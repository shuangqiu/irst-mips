==> flow/design.v <==
`timescale 1ns/1ps
module IF_stage
(
	input							clk,
	input							rst,				 
    input   [15:0]                  irst_reg_data, 
    output                          irst_done, 
	input							instruction_fetch_en,
	input	[5:0]					branch_offset_imm,
	input							branch_taken,
	output	[8-1:0]		    pc, 
    output                          write_en,  
    input   [2:0]                   rand_data
);
    localparam  FUNC = 2'b00; 
    localparam  FTI  = 2'b01; 
    localparam  MIS  = 2'b10; 
    localparam  DONE = 2'b11; 
    reg     [8-1:0]         pc_reg, next_pc; 
    reg     [1:0]                   state, next_state; 
    reg     [5:0]                   cntr, next_cntr; 
    reg                             trigger; 
    wire                            toggle; 
    assign irst_done = (state==DONE); 
    assign write_en = (state==MIS); 
    assign pc = (state==FUNC)?pc_reg:{(state==MIS), pc_reg[8-2:0]};
    assign toggle = (state!=FUNC)&&(next_pc>irst_reg_data[14:8]); 
    always @* begin 
        case(irst_reg_data[7:6]) 
        2'b01: trigger = rand_data[0]; 
        2'b10: trigger = rand_data[0]&rand_data[1]; 
        2'b11: trigger = rand_data[0]&rand_data[1]&rand_data[2]; 
        default 
            trigger = 1'b1; 
        endcase
    end 
    always @* begin 
        case(state) 
        FTI  : next_cntr=(next_state==MIS)?cntr+1'd1:cntr; 
        DONE : next_cntr=5'd0; 
        default 
            next_cntr=cntr; 
        endcase 
    end 
    always @* begin 
        case(state) 
        FUNC : next_state=(irst_reg_data[15])?FTI:FUNC; 
        FTI  : begin  
            if(cntr<irst_reg_data[5:0]) 
                next_state=(toggle)?MIS:FTI; 
            else 
                next_state=(toggle)?DONE:FTI; 
        end 
        MIS  : next_state=(toggle&&trigger)?FTI:MIS; 
        default  
            next_state = (irst_reg_data[15])?DONE:FUNC; 
        endcase  
    end 
    always @* begin 
        if(instruction_fetch_en) begin
			if(branch_taken)
				next_pc=pc_reg + {{(8-6){branch_offset_imm[5]}}, branch_offset_imm[5:0]};	
			else
				next_pc=pc_reg + 8'd1;
		end else 
            next_pc=pc_reg; 
    end 
	always @ (posedge clk or posedge rst) begin
	    if (rst) begin
	        pc_reg  <= 8'b0;
            state   <= FUNC; 
            cntr    <= 8'd0; 
	    end else begin
            pc_reg  <= (toggle)?8'b0:next_pc;
            state   <= next_state; 
            cntr    <= next_cntr; 
		end
	end
endmodule 
# Reports on IF_stage
# What the tools print for IF_stage, step after step.
# Lines are those of the file above, counted from 1.
# Operators: Yosys type, input widths -> output width; for muxes data width and select width s.
# Library cell names are shortened.
# The mark - stands for no value.
# design
top,IF_stage
clock_port,clk
library,sky130hd
corner,tt_025C_1v80

# After elaboration
# Source: Yosys, flattened and elaborated, memories not mapped. Widths are those after wreduce. Registers that Yosys merges into a memory's read port (data or address) are not register bits. Print and check cells do not count. Equal cells are merged and count once.
# word_totals
register_bits,16
out_inout_bits,10
wordCells,38
# classes
add_sub_neg,3
compare,2
n_eq,8
muxes,14
logic,2
reduce_logical,6
# op_table
operator,count
$mux 8,4
$pmux 6 s2,1
$eq 2x2->1 const B,5
$mux 2,5
$add 8x1->8 const B,1
$gt 8x7->1,1
$add 8x8->8,1
$add 6x1->6 const B,1
$lt 6x6->1,1
$pmux 2 s3,1
$mux 6,1
$eq 2x1->1 const B,2
$reduce_bool 2->1,2
$pmux 1 s3,1
$and 1x1->1,2
$logic_and 1x1->1,2
$ne 2x2->1 const B,1
$logic_not 2->1,1
$reduce_and 2->1,1
$mux 1,1

# Logic depth
# Depth = most cells in a row (Yosys ltp): at word level without a register or memory, in the mapped netlist without a sequential cell, where the memories' decode and read muxes count.
# depth
ltp_word,11
ABC_AREA,1
ltp_mapped,25
depth_no_buf,25

# Synthesis result
# Yosys stat after the flow's synthesis: flattened, memories mapped to cells. It holds for the ABC_AREA given above (unset counts as 0); a run with the other value may have another netlist.
# mapped
cells,225
yosys_area_um2,1572.8
flip_flops,16
n_buf,8
# by_type
type,count,type_area_um2
dfrtp_1,16,400.384
ha_1,20,250.24
nand2_1,62,232.723
inv_1,43,161.405
a21oi_1,14,70.067
nor2_1,18,67.565
buf_4,8,60.058
nand3_1,10,50.048
o21ai_0,9,45.043
xor2_1,4,35.034
xnor2_1,3,26.275
nand4_4,1,21.27
fa_1,1,20.019
a21boi_4,1,18.768
nand2_2,2,12.512
nand4_1,2,12.512
nand2_4,1,11.261
mux2i_1,1,10.01
# Not listed: further types 9, cells in them 9.

# Timing after synthesis
# OpenSTA on the mapped netlist: ideal clock, no wires. The path of least setup slack (recovery checks aside). Input and output delay are each 20% of the period. Register names are those of the netlist, which keeps one name where synthesis merged equal registers.
# synth_path
path_type,input -> register
from,in branch_offset_imm[0]
to,reg cntr[0]
tclk_ns,4.39
arrival_time_ns,3.463
t_required_ns,4.273
setup_slack_ns,0.809
path_delay_ns,2.702
driving_pins,21
n_path_buf,0
synth_period_reached_ns,3.581
# "path_delay_ns" is the arrival time less input delay plus setup time.
# "driving_pins": output pins that drive a net of the path, with the launching flip-flop's if there is one; two outputs of one cell count as two.
# "synth_period_reached_ns" = period - worst setup slack (recovery checks aside). The figure is calculated, with input and output delays left at 20% of the set period.
# Between the ends stands the longest chain of elaborated cells between them, by number of cells; it is not shown to be the way that was timed. Of several equally long chains one is given.
# A line is the first line of the expression or statement that the cell stems from. Yosys adds cells for indexed reads and writes and turns some case tables into memories.
# synth_via
path_cell_list,inv_1 -> nand2_1 -> ha_1 -> fa_1 -> a31oi_1 -> xor2_1 -> nand2_1 -> o21ai_0 -> inv_1 -> ha_1 -> nand2_1 -> nor2_1 -> o21ai_0 -> nand3_1 -> nand2_1 -> nand2_1 -> nand2_1 -> a21boi_4 -> nand4_4 -> nand3_1 -> nand2_1
elab_chain_len,11
# synth_lines
element,line,text
start: declaration,9,"input [5:0] branch_offset_imm,"
$add 8x8->8,62,"next_pc=pc_reg + {{(8-6){branch_offset_imm[5]}}, branch_offset_imm[5:0]};"
$mux 8,61,if(branch_taken)
$mux 8,60,if(instruction_fetch_en) begin
$gt 8x7->1,27,assign toggle = (state!=FUNC)&&(next_pc>irst_reg_data[14:8]);
$logic_and 1x1->1,27,
$logic_and 1x1->1,54,MIS  : next_state=(toggle&&trigger)?FTI:MIS;
$mux 2,54,
$pmux 2 s3,46,case(state)
$eq 2x2->1,39,FTI  : next_cntr=(next_state==MIS)?cntr+1'd1:cntr;
$mux 6,39,
$pmux 6 s2,38,case(state)
end: assignment,72,cntr    <= 8'd0;
end: assignment,76,cntr    <= next_cntr;
end: declaration,21,"reg     [5:0]                   cntr, next_cntr;"

# Path in the finished layout
# Path of least setup slack in the final report of job 1 (OpenROAD, finished layout, wires in). Where an end is a register, its clock arrival counts in the times.
# layout_path
path_type,input -> register
from,in branch_taken
to,reg cntr[4]
tclk_ns,6.4
arrival_time_ns,4.85
t_required_ns,6.63
setup_slack_ns,1.78
driving_pins,22
n_path_buf,1
# Between the ends stands the longest chain of elaborated cells between them, by number of cells; it is not shown to be the way that was timed. Of several equally long chains one is given.
# layout_via
path_cell_list,clkdlybuf4s50_1 -> nand2_1 -> ha_1 -> fa_1 -> a31oi_1 -> xor2_1 -> nand2_1 -> o21ai_0 -> inv_1 -> ha_1 -> nand2_1 -> nor2_1 -> o21ai_0 -> nand3_1 -> nand2_1 -> nand2_1 -> nand2_1 -> a21boi_4 -> nand4_4 -> nand2_4 -> nand2_1 -> nand2_1
elab_chain_len,10
# layout_lines
element,line,text
start: declaration,10,"input branch_taken,"
$mux 8,61,if(branch_taken)
$mux 8,60,if(instruction_fetch_en) begin
$gt 8x7->1,27,assign toggle = (state!=FUNC)&&(next_pc>irst_reg_data[14:8]);
$logic_and 1x1->1,27,
$logic_and 1x1->1,54,MIS  : next_state=(toggle&&trigger)?FTI:MIS;
$mux 2,54,
$pmux 2 s3,46,case(state)
$eq 2x2->1,39,FTI  : next_cntr=(next_state==MIS)?cntr+1'd1:cntr;
$mux 6,39,
$pmux 6 s2,38,case(state)
end: assignment,72,cntr    <= 8'd0;
end: assignment,76,cntr    <= next_cntr;
end: declaration,21,"reg     [5:0]                   cntr, next_cntr;"

==> runs of IF_stage <==
Module IF_stage, platform sky130hd: 2 stored runs of the flow (Yosys, OpenROAD) with differing settings, in no particular order. Input and output delays are each 20% of the period that was set; the output load is 0.01 pF.
"achieved_clock_period_ns" means the clock period less the worst setup slack. The figure is calculated, with input and output delays left at 20% of the set period.
By "worst_path_ns" is meant the share of the clock period that the worst setup path is allowed (20% is reserved at inputs, 20% at outputs), minus its slack. Clock arrival times at its registers enter into it.
"totalPower_mw" rests on the timing tool's default activity at the inputs, not on a simulated workload.

Job 1, flow files:
==> flow/run.sh <==
#!/bin/bash
# the make line also repeats the synthesis and layout settings of config.mk as NAME=value (left out here)
make -C /OpenROAD-flow-scripts/flow DESIGN_CONFIG=/design/flow/config.mk WORK_HOME=/design/flow/orfs CLKGATE_MAP_FILE= finish
==> flow/config.mk <==
export PLATFORM = sky130hd
export DESIGN_NAME = IF_stage
export DESIGN_NICKNAME = IF_stage
export VERILOG_FILES = /design/flow/design.v
export SDC_FILE = /design/flow/constraint.sdc
export NUM_CORES = 4
export LEC_CHECK = 0
export ABC_AREA = 1
export CAP_MARGIN = 20
export CORE_MARGIN = 2
export CORE_UTILIZATION = 57
export CTS_CLUSTER_DIAMETER = 60
export MAX_ROUTING_LAYER = met5
export MIN_ROUTING_LAYER = met1
export PLACE_DENSITY_LB_ADDON = 0.24
export SLEW_MARGIN = 35
export TNS_END_PERCENT = 95
==> flow/constraint.sdc <==
create_clock -name core_clock -period 6.4 [get_ports {clk}]
set_input_delay 1.2800 -clock core_clock [delete_from_list [all_inputs] [get_ports {clk}]]
set_output_delay 1.2800 -clock core_clock [all_outputs]
set_load 0.01 [all_outputs]

==> results of job 1, as CSV <==
result,value
totalPower_mw,0.6665
worstSetupSlack_ns,1.778
die_footprint_um2,3195.6
layout_stdcell_area_um2,1968.1
synthesis_area_um2,1572.8
worst_path_ns,3.34
critical_path_kind,"input -> register"
timing.hold.ws_ns,0.594
setupTns_ns,0.000
achieved_clock_period_ns,4.622
util_frac,0.733

Job 2, flow files:
==> flow/run.sh <==
#!/bin/bash
# the make line also repeats the synthesis and layout settings of config.mk as NAME=value (left out here)
make -C /OpenROAD-flow-scripts/flow DESIGN_CONFIG=/design/flow/config.mk WORK_HOME=/design/flow/orfs CLKGATE_MAP_FILE= finish
==> flow/config.mk <==
export PLATFORM = sky130hd
export DESIGN_NAME = IF_stage
export DESIGN_NICKNAME = IF_stage
export VERILOG_FILES = /design/flow/design.v
export SDC_FILE = /design/flow/constraint.sdc
export NUM_CORES = 4
export LEC_CHECK = 0
export ABC_AREA = 0
export CAP_MARGIN = 40
export CELL_PAD_IN_SITES_GLOBAL_PLACEMENT = 0
export CORE_MARGIN = 2
export CORE_UTILIZATION = 41
export CTS_CLUSTER_DIAMETER = 140
export GPL_ROUTABILITY_DRIVEN = 0
export GPL_TIMING_DRIVEN = 1
export SLEW_MARGIN = 0
==> flow/constraint.sdc <==
create_clock -name core_clock -period 3.06 [get_ports {clk}]
set_input_delay 0.6120 -clock core_clock [delete_from_list [all_inputs] [get_ports {clk}]]
set_output_delay 0.6120 -clock core_clock [all_outputs]
set_load 0.01 [all_outputs]

==> results of job 2, as CSV <==
result,value
totalPower_mw,2.454
achieved_clock_period_ns,3.552
synthesis_area_um2,1625.3
timing.hold.ws_ns,0.603
setupTns_ns,-4.589
util_frac,0.717
layout_stdcell_area_um2,2685.1
worst_path_ns,2.94
critical_path_kind,"input -> register"
die_footprint_um2,4483.6
worstSetupSlack_ns,-0.492
