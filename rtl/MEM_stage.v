==> flow/design.v <==
`timescale 1ns/1ps
module MEM_stage
(
	input					clk,
	input					rst,
    input       [15:0]      irst_reg_data, 
    output      [31:0]      rand_data, 
	input		[37:0]		pipeline_reg_in,	 
	output	reg	[36:0]		pipeline_reg_out,	 
	output		[2:0]		mem_op_dest, 
	input	    [15:0]  	mem_read_data,  
	output	    [15:0]	    ex_alu_result,  
	output	    [15:0]		mem_write_data,  
	output					mem_write_en
);
    wire        [31:0]      trcd_data;  
	assign ex_alu_result = pipeline_reg_in[37:22];
	assign mem_write_en = pipeline_reg_in[21];
    assign mem_write_data = pipeline_reg_in[20:5];
    trcd trcd(.clk(clk), 
              .rst(rst), 
              .mem_access_addr(pipeline_reg_in[37:22]), 
              .mem_write_data(pipeline_reg_in[20:5]), 
              .mem_write_en(pipeline_reg_in[21]), 
              .mem_read_data(trcd_data), 
              .rand_data(rand_data)
              ); 
	always @ (posedge clk) begin
		if(rst) begin
			pipeline_reg_out[36:0] <= 0;
		end
		else begin
			pipeline_reg_out[36:21] <= ex_alu_result;
			pipeline_reg_out[20:5]	<= (irst_reg_data[15])?trcd_data[15:0]:mem_read_data;
			pipeline_reg_out[4:0] 	<= pipeline_reg_in[4:0];
		end
	end
	assign mem_op_dest = pipeline_reg_in[3:1];
endmodule 
`timescale 1ns/1ps 
module trcd(
	input					clk,
    input                   rst, 
	input	[15:0]			mem_access_addr,
	input	[15:0]			mem_write_data,
	input					mem_write_en,
	output	[31:0]			mem_read_data,  
    output  [31:0]          rand_data
); 
    ora ora(.clk(clk), 
            .rst(rst), 
            .access_addr(mem_access_addr), 
            .write_en(mem_write_en), 
            .write_data(mem_write_data), 
            .read_data(mem_read_data), 
            .rand_data(rand_data)
           ); 
endmodule  
module ora(
    input                   clk, 
    input                   rst, 
	input	[15:0]          access_addr,
	input	[15:0]			write_data,
	input					write_en,
	output	[31:0]			read_data, 
    output  [31:0]          rand_data
);
    reg      [31:0] ram; 
    reg      [31:0] lfsr; 
    wire     [31:0] misr; 
    wire     [15:0] ram_weight; 
    wire     [15:0] ram_flip; 
    assign rand_data = ram; 
    assign read_data = (access_addr[0])?ram_flip:ram; 
    assign ram_flip = (access_addr[1])?~ram_weight:ram_weight;
    assign ram_weight[0] = ram[0] & ram[16] & access_addr[2]; 
    assign ram_weight[1] = ram[1] & ram[17] & access_addr[2]; 
    assign ram_weight[2] = ram[2] & ram[18] & access_addr[2]; 
    assign ram_weight[3] = ram[3] & ram[19] & access_addr[2]; 
    assign ram_weight[4] = ram[4] & ram[20] & access_addr[3]; 
    assign ram_weight[5] = ram[5] & ram[21] & access_addr[3]; 
    assign ram_weight[6] = ram[6] & ram[22] & access_addr[3]; 
    assign ram_weight[7] = ram[7] & ram[23] & access_addr[4]; 
    assign ram_weight[8] = ram[8] & ram[24] & access_addr[4]; 
    assign ram_weight[9] = ram[9] & ram[25] & access_addr[4]; 
    assign ram_weight[10] = ram[10] & ram[26] & access_addr[5]; 
    assign ram_weight[11] = ram[11] & ram[27] & access_addr[5]; 
    assign ram_weight[12] = ram[12] & ram[28] & access_addr[6]; 
    assign ram_weight[13] = ram[13] & ram[29] & access_addr[6]; 
    assign ram_weight[14] = ram[14] & ram[30] & access_addr[7]; 
    assign ram_weight[15] = ram[15] & ram[31] & access_addr[8]; 
    genvar i; 
    assign misr[31] = ram[31]^write_data[0]; 
    assign misr[15] = ram[15]^access_addr[0]; 
    generate for (i=0; i<15; i=i+1) begin 
        assign misr[i] = ram[i]^write_data[i+1];  
        assign misr[i+16] = ram[i+16]^access_addr[i+1];  
    end endgenerate 
    always @* begin 
        if(write_en) begin 
            lfsr = {misr[30:22], 
                    misr[31]^misr[21], 
                    misr[20:2], 
                    misr[31]^misr[1], 
                    misr[31]^misr[0], 
                    misr[31]}; 
        end else begin 
            lfsr = {ram[30:22], 
                    ram[31]^ram[21], 
                    ram[20:2], 
                    ram[31]^ram[1], 
                    ram[31]^ram[0], 
                    ram[31]}; 
        end 
    end 
    always @(posedge clk or posedge rst) begin 
        if(rst) begin 
            ram <= 32'd1; 
        end else begin 
            ram <= lfsr; 
        end 
    end 
endmodule  
## From RTL to reports: MEM_stage

What the tools print for MEM_stage, step after step.
Lines are those of the file above, counted from 1.
Operators carry their Yosys type and port widths (W data, S select, Z words).
Cell names lack the library's common part.
A cell with n/a has no value.

- Top: MEM_stage
- Clock port: clk
- Standard-cell library: sky130hd
- Timing corner: tt_025C_1v80

## Word level

Counts by Yosys on the flattened word-level netlist (proc, flatten, opt, wreduce; memories kept). Register bits leave out memories and registers merged into their read ports (data or address); mux counts leave out enables and synchronous resets folded into registers. Print and check cells are left out. Cells with the same type and inputs are merged into one.

- Multiplexer cells: 4
- Bitwise gates (word level): 71

Operators with widths:

| cell | number |
|---|---|
| $mux W16 | 3 |
| $xor A1 B1 Y1 | 38 |
| $and A1 B1 Y1 | 32 |
| $mux W32 | 1 |
| $not A16 Y16 | 1 |

- Register bits after elaboration: 69
- Output and inout bits: 105

## Logic depth

Yosys ltp: most cells in a row. Word level: on the elaborated netlist, between registers, memories and ports. Mapped: between sequential cells and ports; inverters and the memories' decode and read muxes count.

- Depth in word-level cells: 6
- ABC_AREA: 0
- Depth in mapped cells: 6
- Mapped depth without buffers: 3

## Synthesis result

Yosys stat after the flow's synthesis: flattened, memories mapped to cells. It holds for the ABC_AREA given above (unset counts as 0); a run with the other value may have another netlist.
The area totals of this step are shown rounded.

Cells by type:

| cell | number | area in all (sq um) |
|---|---|---|
| dfrtp_1 | 31 | 775.744 |
| dfxtp_1 | 37 | 740.71 |
| xnor2_1 | 32 | 280.269 |
| buf_4 | 37 | 277.766 |
| nor2b_1 | 31 | 193.936 |
| a311oi_2 | 10 | 150.144 |
| nand2_1 | 38 | 142.637 |
| a31oi_1 | 13 | 81.328 |
| nand3_1 | 15 | 75.072 |
| nor2_1 | 17 | 63.811 |
| nand2_2 | 10 | 62.56 |
| xor2_1 | 6 | 52.55 |
| a311oi_1 | 5 | 43.792 |
| and2b_1 | 4 | 30.029 |
| dfstp_2 | 1 | 26.275 |
| clkbuf_1 | 6 | 22.522 |
| buf_2 | 4 | 20.019 |
| and3b_1 | 2 | 17.517 |

Other cell types: 11; their cells: 16.

- Cells in the netlist: 315
- Chip area (Yosys): 3160 sq um
- Flip-flops: 69

By module: a second synthesis without flattening, with its own total; a netlist apart from the flattened one above.

- Cell total of the unflattened synthesis: 330
- Area (unflattened synthesis): 3290 sq um

Rows give one instance, submodules left out.

By module:

| module | instances | cells | area (sq um) | sequential area (sq um) |
|---|---|---|---|---|
| ora | 1 | 198 | 1880 | 802 |
| MEM_stage | 1 | 132 | 1410 | 741 |
| trcd | 1 | 0 | 0.0 | 0.0 |

## Timing after synthesis

Source: OpenSTA report_checks on the synthesized netlist (no wires, ideal clock, input and output delay 20% of the period each), path of least setup slack; recovery checks are left aside. Register names are those of the netlist, which keeps one name where synthesis merged equal registers.

- Path type: input to register
- Start point: in rst
- End point: reg pipeline_reg_out[19]
- Period: 2900 ps
- Setup time: 62 ps
- Launch time at the first pin: 580 ps
- Arrival time: 1696 ps
- Setup slack: 1142 ps
- Delay of the path: 1178 ps
- Stages on the path: 3
- Synthesis period reached: 1758 ps

"delay of the path" is the arrival time less input delay plus setup time.
"stages on the path": output pins that drive a net of the path, with the launching flip-flop's if there is one; two outputs of one cell count as two.
"synthesis period reached" = period - worst setup slack (recovery checks aside). The figure is calculated, with input and output delays left at 20% of the set period.

- Cells stage by stage: buf_2 inv_1 a41o_1
- Cells in the longest elaborated chain: 0

Ends and longest elaborated chain, post-synthesis:

| item | line | source |
|---|---|---|
| from (decl) | 5 | `input rst,` |
| to (assign) | 30 | `pipeline_reg_out[36:0] <= 0;` |
| to (assign) | 34 | `pipeline_reg_out[20:5] <= (irst_reg_data[15])?trcd_data[15:0]:mem_read_data;` |
| to (decl) | 9 | `output reg [36:0] pipeline_reg_out,` |

## Path in the finished layout

Path of least setup slack in the final report of flow run 1 (OpenROAD, finished layout, wires in). Where an end is a register, its clock arrival counts in the times.
The path's times are printed in steps of 10 ps; the period is the one set.

- Path type: input to output
- Start point: in pipeline_reg_in[23]
- End point: out ex_alu_result[1]
- Period: 1900 ps
- Output delay: 380 ps
- Launch time at the first pin: 380 ps
- Arrival time: 1480 ps
- Setup slack: 40 ps
- Stages on the path: 2

- Cells stage by stage: clkdlybuf4s50_1 clkdlybuf4s50_1
- Cells in the longest elaborated chain: 0

Ends and longest elaborated chain, post-layout:

| item | line | source |
|---|---|---|
| from (decl) | 8 | `input [37:0] pipeline_reg_in,` |
| to (decl) | 12 | `output [15:0] ex_alu_result,` |

Appendix: measured runs

Measured results for MEM_stage: 2 stored runs of the Yosys and OpenROAD flow on sky130hd. The settings differ; the order carries no meaning. The constraints put input and output delay at 20% of the set period each and load the outputs with 0.01 pF.
"achieved period" means the clock period less the worst setup slack. The figure is calculated, with input and output delays left at 20% of the set period.
"critical setup path time": the worst setup path's part of the clock period (all of it between registers, 20% less for each end at a port) less its slack. A launch clock that arrives late makes it longer, a capture clock that arrives late makes it shorter.
By "power consumption" is meant OpenSTA's value without simulated activity: inputs other than the clock are taken to toggle once in ten clock periods, and the tool carries that through the logic.
"critical setup path time" is known to 10 ps.
Values from the reports are rounded here.

### Flow run 1

==> flow/run.sh <==
#!/bin/bash
# the make line also repeats the synthesis and layout settings of config.mk as NAME=value (left out here)
make -C /OpenROAD-flow-scripts/flow DESIGN_CONFIG=/design/flow/config.mk WORK_HOME=/design/flow/orfs CLKGATE_MAP_FILE= finish
==> flow/config.mk <==
export PLATFORM = sky130hd
export DESIGN_NAME = MEM_stage
export DESIGN_NICKNAME = MEM_stage
export VERILOG_FILES = /design/flow/design.v
export SDC_FILE = /design/flow/constraint.sdc
export NUM_CORES = 4
export LEC_CHECK = 0
export CAP_MARGIN = 20
export CORE_MARGIN = 2
export CORE_UTILIZATION = 40
export SLEW_MARGIN = 20
==> flow/constraint.sdc <==
create_clock -name core_clock -period 1.9 [get_ports {clk}]
set_input_delay 0.3800 -clock core_clock [delete_from_list [all_inputs] [get_ports {clk}]]
set_output_delay 0.3800 -clock core_clock [all_outputs]
set_load 0.01 [all_outputs]

Results of flow run 1:
- Post-route utilization: 0.643
- Cell area after synthesis: 3160 sq um
- Achieved period: 1863 ps
- Total negative slack: 0 ps
- Worst slack on setup checks: 37 ps
- Critical setup path time: 1100 ps
- Kind of the worst setup path: input to output
- Full die area: 8630 sq um
- Power consumption: 0.00593 W

### Flow run 2

==> flow/run.sh <==
#!/bin/bash
# the make line also repeats the synthesis and layout settings of config.mk as NAME=value (left out here)
make -C /OpenROAD-flow-scripts/flow DESIGN_CONFIG=/design/flow/config.mk WORK_HOME=/design/flow/orfs CLKGATE_MAP_FILE= finish
==> flow/config.mk <==
export PLATFORM = sky130hd
export DESIGN_NAME = MEM_stage
export DESIGN_NICKNAME = MEM_stage
export VERILOG_FILES = /design/flow/design.v
export SDC_FILE = /design/flow/constraint.sdc
export NUM_CORES = 4
export LEC_CHECK = 0
export CAP_MARGIN = 20
export CELL_PAD_IN_SITES_DETAIL_PLACEMENT = 1
export CORE_ASPECT_RATIO = 1.06
export CORE_MARGIN = 2
export CORE_UTILIZATION = 66
export CTS_CLUSTER_SIZE = 38
export GPL_TIMING_DRIVEN = 0
export MAX_ROUTING_LAYER = met5
export SETUP_SLACK_MARGIN = 0.35
export SLEW_MARGIN = 20
==> flow/constraint.sdc <==
create_clock -name core_clock -period 2.48 [get_ports {clk}]
set_input_delay 0.4960 -clock core_clock [delete_from_list [all_inputs] [get_ports {clk}]]
set_output_delay 0.4960 -clock core_clock [all_outputs]
set_load 0.01 [all_outputs]

Outcome of flow run 2: stopped before the end: placement reported GPL-0301
