==> flow/design.v <==
`timescale 1ns/1ps
module ID_stage
(
	input					clk,
	input					rst,
	input					instruction_decode_en,
	output	reg	[56:0]		pipeline_reg_out,	 
	input		[15:0]		instruction,
	output		[5:0]		branch_offset_imm,
	output	reg				branch_taken,
	output		[2:0]		reg_read_addr_1,	 
	output		[2:0]		reg_read_addr_2,	 
	input		[15:0]		reg_read_data_1,	 
	input		[15:0]		reg_read_data_2,	 
	output		[2:0]		decoding_op_src1,		 
	output		[2:0]		decoding_op_src2		 
);
	reg		[15:0]		instruction_reg;
	wire	[3:0]		ir_op_code;		 
	wire	[2:0]		ir_dest;		 
	wire	[2:0]		ir_src1;		 
	wire	[2:0]		ir_src2;		 
	wire	[5:0]		ir_imm;			 
	reg					write_back_en;			 
	wire	[2:0]		write_back_dest;		 
	reg					write_back_result_mux;	 
	wire				mem_write_en;		
	wire	[15:0]		mem_write_data;
	reg		[2:0]		ex_alu_cmd;				 
	wire	[15:0]		ex_alu_src1;
	wire	[15:0]		ex_alu_src2;
	reg					alu_src2_mux;			 
	wire				decoding_op_is_branch;	 
	wire				decoding_op_is_store;	 
	wire	[3:0]		ir_op_code_with_bubble;
	wire	[2:0]		ir_dest_with_bubble;
	always @ (posedge clk or posedge rst) begin
		if(rst) begin
			instruction_reg <= 0;
		end
		else begin
			if(instruction_decode_en) begin
				instruction_reg <= instruction;
			end
		end
	end
	assign ir_op_code = instruction_reg[15:12];
	assign ir_dest = instruction_reg[11: 9];
	assign ir_src1 = instruction_reg[ 8: 6];
	assign ir_src2 = (decoding_op_is_store)? instruction_reg[11: 9] : instruction_reg[ 5: 3];
	assign ir_imm  = instruction_reg[ 5: 0];
	assign ir_op_code_with_bubble = ( instruction_decode_en )?  ir_op_code : 0;
	assign ir_dest_with_bubble = ( instruction_decode_en )?  ir_dest : 0;
	always @ (*) begin
		if(rst) begin
			write_back_en			= 0;	 
			write_back_result_mux	= 0;	 
			ex_alu_cmd				= 0;	 
			alu_src2_mux			= 0;	 
		end
		else begin
			case( ir_op_code_with_bubble )
				4'b0000	:
					begin
						write_back_en			= 0;		 
						write_back_result_mux	= 1'bx;		 
						ex_alu_cmd				= 3'bxxx;	 
						alu_src2_mux			= 1'b0;		 
					end
				4'b0001	:
					begin
						write_back_en			= 1;		 
						write_back_result_mux	= 0;		 
						ex_alu_cmd				= 3'b000;	 
						alu_src2_mux			= 0;		 
					end
				4'b0010	:
					begin
						write_back_en			= 1;		 
						write_back_result_mux	= 0;		 
						ex_alu_cmd				= 3'b001;	 
						alu_src2_mux			= 0;		 
					end
				4'b0011	:
					begin
						write_back_en			= 1;		 
						write_back_result_mux	= 0;		 
						ex_alu_cmd				= 3'b010;	 
						alu_src2_mux			= 0;		 
					end
				4'b0100	:
					begin
						write_back_en			= 1;		 
						write_back_result_mux	= 0;		 
						ex_alu_cmd				= 3'b011;	 
						alu_src2_mux			= 0;		 
					end
				4'b0101	:
					begin
						write_back_en			= 1;		 
						write_back_result_mux	= 0;		 
						ex_alu_cmd				= 3'b100;	 
						alu_src2_mux			= 1'b0;		 
					end
				4'b0110	:
					begin
						write_back_en			= 1;		 
						write_back_result_mux	= 0;		 
						ex_alu_cmd				= 3'b101;	 
						alu_src2_mux			= 0;		 
					end
				4'b0111	:
					begin
						write_back_en			= 1;		 
						write_back_result_mux	= 0;		 
						ex_alu_cmd				= 3'b110;	 
						alu_src2_mux			= 0;		 
					end
				4'b1000	:
					begin
						write_back_en			= 1;		 
						write_back_result_mux	= 0;		 
						ex_alu_cmd				= 3'b111;	 
						alu_src2_mux			= 0;		 
					end
				4'b1001:
					begin
						write_back_en			= 1;		 
						write_back_result_mux	= 0;		 
						ex_alu_cmd				= 3'b000;	 
						alu_src2_mux			= 1;		 
					end
				4'b1010	:
					begin
						write_back_en			= 1;		 
						write_back_result_mux	= 1;		 
						ex_alu_cmd				= 3'b000;	 
						alu_src2_mux			= 1;		 
					end
				4'b1011	:
					begin
						write_back_en			= 0;		 
						write_back_result_mux	= 1'bx;		 
						ex_alu_cmd				= 3'b000;	 
						alu_src2_mux			= 1;		 
					end
				4'b1100	:
					begin
						write_back_en			= 0;		 
						write_back_result_mux	= 1'bx;		 
						ex_alu_cmd				= 3'bxxx;	 
						alu_src2_mux			= 1;		 
					end
				default	:
					begin
						write_back_en			= 0;		 
						write_back_result_mux	= 1'bx;		 
						ex_alu_cmd				= 3'bxxx;	 
						alu_src2_mux			= 1'b0;		 
					end
			endcase
		end
	end
	assign decoding_op_is_branch = ( ir_op_code == 4'b1100 )? 1 : 0;	 
	assign decoding_op_is_store	= ( ir_op_code == 4'b1011 )? 1 : 0;	 
	assign mem_write_data = reg_read_data_2;
	assign mem_write_en = decoding_op_is_store;
	assign write_back_dest = ir_dest_with_bubble;
	assign ex_alu_src1 = reg_read_data_1;
	assign ex_alu_src2 = (alu_src2_mux)? {{10{ir_imm[5]}},ir_imm} : reg_read_data_2;
	always @ (posedge clk or posedge rst) begin
		if(rst) begin
			pipeline_reg_out[56:0] <= 0;
		end
		else begin
			pipeline_reg_out[56:0] <= {
				ex_alu_cmd[2:0],		 
				ex_alu_src1[15:0],		 
				ex_alu_src2[15:0],		 
				mem_write_en, 			 
				mem_write_data[15:0],	 
				write_back_en, 			 
				write_back_dest[2:0], 	 
				write_back_result_mux 	 
				};
		end
	end
	assign reg_read_addr_1 = ir_src1;
	assign reg_read_addr_2 = ir_src2;
	always @ (*) begin
		if(decoding_op_is_branch) begin
			case( ir_dest_with_bubble )
				3'b000	:
					begin
						if(reg_read_data_1 == 0)
							branch_taken = 1;
						else
							branch_taken = 0;
					end
				default:
					begin
						branch_taken = 0;
					end
			endcase
		end
		else begin
			branch_taken = 0;
		end
	end
	assign branch_offset_imm = ir_imm;
	assign decoding_op_src1 = ir_src1;
	assign decoding_op_src2 = (
					ir_op_code == 4'b0000 	||
					ir_op_code == 4'b1001 	||
					ir_op_code == 4'b1010 	||
					ir_op_code == 4'b1100 	
					)?
					3'b000 : ir_src2;
endmodule 
From RTL to reports: ID_stage
The steps from the RTL of ID_stage to its reports follow in flow order.
Line numbers count from 1 in the design file above.
Cell names lack the library's common part.
A cell with n/a has no value.
- top module: ID_stage
- clock input: clk
- library: sky130hd
- timing corner: tt_025C_1v80

Word-level counts
Counts by Yosys on the flattened word-level netlist (proc, flatten, opt, wreduce; memories kept). Register bits leave out memories and registers merged into their read ports (data or address); mux counts leave out enables and synchronous resets folded into registers. Print and check cells are left out. Cells with the same type and inputs are merged into one.
Yosys's memory passes give these memory sizes; they may raise the number of words (mostly to a power of two), join words into wider ones and drop unused or constant bits.
- register bits after elaboration at 73
- bits in read-only memories at 96
- memories kept: 1
- noted input bits: 51
- output and inout bits at 76
- cells after elaboration: 27
- noted equal/unequal tests: 4
- muxes and demuxes at 14
- noted reduce/logical cells: 6
- memories (name ; depth ; width ; read ports ; write ports ; RTL line ; text):
    (no name shown) ; 16 ; 6 ; 1 ; 0 ; 62 ; case( ir_op_code_with_bubble )
- operators with widths (cell ; number):
    logical NOT 16 bit ; 1
    equality test 4 bit (second input constant) ; 4
    two-way mux 16 bit ; 1
    two-way mux 3 bit ; 4
    two-way mux 1 bit ; 8
    logical NOT 4 bit ; 1
    two-way mux 4 bit ; 1
    logical OR 1 bit ; 3
    logical NOT 3 bit ; 1

Depth
Yosys ltp: most cells in a row. Word level: on the elaborated netlist, between registers, memories and ports. Mapped: between sequential cells and ports; inverters and the memories' decode and read muxes count.
- word-level depth: 5
- ABC_AREA: 0
- mapped depth: 5
- noted mapped depth without buffers: 3

After synthesis
Source: synth_stat.txt of the flow (Yosys; design flattened, memories mapped). It holds for the ABC_AREA given above (unset counts as 0); a run with the other value may have another netlist.
Totals and module areas in this step are rounded.
- cells by type (type ; number):
    dfrtp_1 ; 73
    mux2_2 ; 21
    buf_4 ; 12
    a21o_1 ; 10
    buf_6 ; 5
    nor4_1 ; 4
    o22ai_1 ; 4
    a22oi_1 ; 3
    nand2_1 ; 6
    o21ai_0 ; 4
    and2_1 ; 3
    inv_1 ; 5
    xor2_1 ; 2
    nor2_1 ; 4
    nand2b_4 ; 1
    nor2b_1 ; 2
    and4_4 ; 1
    or3_4 ; 1
Other cell types: 18; their cells: 20.
- standard cells after synthesis: 181
- chip area (Yosys) at 2660 um2
- noted area of sequential cells: 1830 um2
- flip-flops: 73
- buffer cells: 21

Timing after synthesis
Source: OpenSTA report_checks on the synthesized netlist (no wires, ideal clock, input and output delay 20% of the period each), path of least setup slack; recovery checks are left aside. Register names are those of the netlist, which keeps one name where synthesis merged equal registers.
- path type: input-to-reg
- from: in rst
- to: reg pipeline_reg_out[0]
- clock period: 3.28 ns
- noted external input delay: 0.656 ns
- noted data arrival time: 2.866 ns
- noted data required time: 3.172 ns
- noted path slack: 0.306 ns
- noted path delay: 2.318 ns
- noted driving pins on the path: 3
- noted buffers on the path: 0
- period reached after synthesis at 2.974 ns
"path delay" = arrival - input delay + setup time.
"driving pins on the path" counts driving pins, that of a launching flip-flop among them; a cell with two outputs on the path counts twice.
"period reached after synthesis" is the clock period less the worst setup slack; recovery checks do not enter. This is arithmetic on one report: input and output delays are still those of the set period (20% each).
The rows between start and end are the longest chain of elaborated cells between them; the timing report does not say that the signal goes this way. Where chains are equally long, one stands for them.
Each line given opens the expression or statement behind the cell; cells for indexed reads and writes are added by Yosys, which also makes memories of some case tables.
- path through: inv_1 -> nand2_1 -> nor4b_1
- length of the longest elaborated chain: 1
- elaborated cells between the ends (all ways) at 1
- source lines of those cells at 1
- classes of those cells: mux: 1
- ends and longest elaborated chain, post-synthesis (element ; RTL line ; text):
    start, declared ; 5 ; input rst,
    two-way mux 1 bit ; 55 ; if(rst) begin
    end, assigned ; 173 ; pipeline_reg_out[56:0] <= 0;
    end, assigned ; 176 ; pipeline_reg_out[56:0] <= {
    end, declared ; 7 ; output reg [56:0] pipeline_reg_out,

Timing after layout
From the final timing report of flow run 2: the path of least setup slack in the routed layout; clock arrival at registers is part of the times.
- path type: input-to-output
- from: in reg_read_data_1[3]
- to: out branch_taken
- clock period: 3.19 ns
- noted external input delay: 0.64 ns
- noted output delay: 0.64 ns
- noted data arrival time: 2.40 ns
- noted data required time: 2.55 ns
- noted path slack: 0.15 ns
- noted driving pins on the path: 5
- noted buffers on the path: 2
The rows between start and end are the longest chain of elaborated cells between them; the timing report does not say that the signal goes this way. Where chains are equally long, one stands for them.
- path through: clkdlybuf4s50_1 -> nor4_2 -> nand2_1 -> nor4_1 -> clkdlybuf4s50_1
- length of the longest elaborated chain: 4
- elaborated cells between the ends (all ways) at 4
- source lines of those cells at 3
- classes of those cells: mux: 3; reduce/logical: 1
- ends and longest elaborated chain, after layout (element ; RTL line ; text):
    start, declared ; 13 ; input [15:0] reg_read_data_1,
    logical NOT 16 bit ; 195 ; if(reg_read_data_1 == 0)
    two-way mux 1 bit ; 195 ;
    two-way mux 1 bit ; 192 ; case( ir_dest_with_bubble )
    two-way mux 1 bit ; 191 ; if(decoding_op_is_branch) begin
    end, declared ; 10 ; output reg branch_taken,

Subject: ID_stage on sky130hd, stored results

Hello all,

Measured results for ID_stage: 2 stored runs of the Yosys and OpenROAD flow on sky130hd. The settings differ; the order carries no meaning. The constraints put input and output delay at 20% of the set period each and load the outputs with 0.01 pF.
"period reached" is the run's clock period less its worst setup slack. It is reckoned from that one timing run; input and output delays stay at 20% of the period that was set.
"worst setup path time" means the part of the period allowed to the worst setup path (the constraints hold back 20% at inputs and 20% at outputs) less its slack; where the path has registers, the arrival times of their clocks count too.
By "total power of the final layout" is meant OpenSTA's value without simulated activity: inputs other than the clock are taken to toggle once in ten clock periods, and the tool carries that through the logic.
Values from the reports are rounded here.

Flow run 1
Settings were period_ns = 5.57; CORE_UTILIZATION = 51; SETUP_SLACK_MARGIN = -0.34; CORE_MARGIN = 4; CELL_PAD_IN_SITES_GLOBAL_PLACEMENT = 2; ABC_AREA = 0; CTS_CLUSTER_SIZE = 66; CTS_CLUSTER_DIAMETER = 57; CAP_MARGIN = 5; MAX_ROUTING_LAYER = met4; SLEW_MARGIN = 20
- did not finish, placement stopped with GPL-0301

Flow run 2
Settings were period_ns = 3.19; CORE_UTILIZATION = 17; CAP_MARGIN = 20; CORE_MARGIN = 2; SLEW_MARGIN = 20
- period reached: 3.037 ns
- worst setup path time: 1.76 ns
- critical path kind: input-to-output
- standard-cell area after layout at 4,400 um2
- synthesis area at 2,660 um2
- utilization after routing: 28.8%
- worst setup slack after layout at 0.153 ns
- area of the die: 16,700 um2
- setup total negative slack: 0.000 ns
- noted the total power of the final layout: 2,540 uW
- post-route worst hold slack: 0.539 ns

Thanks
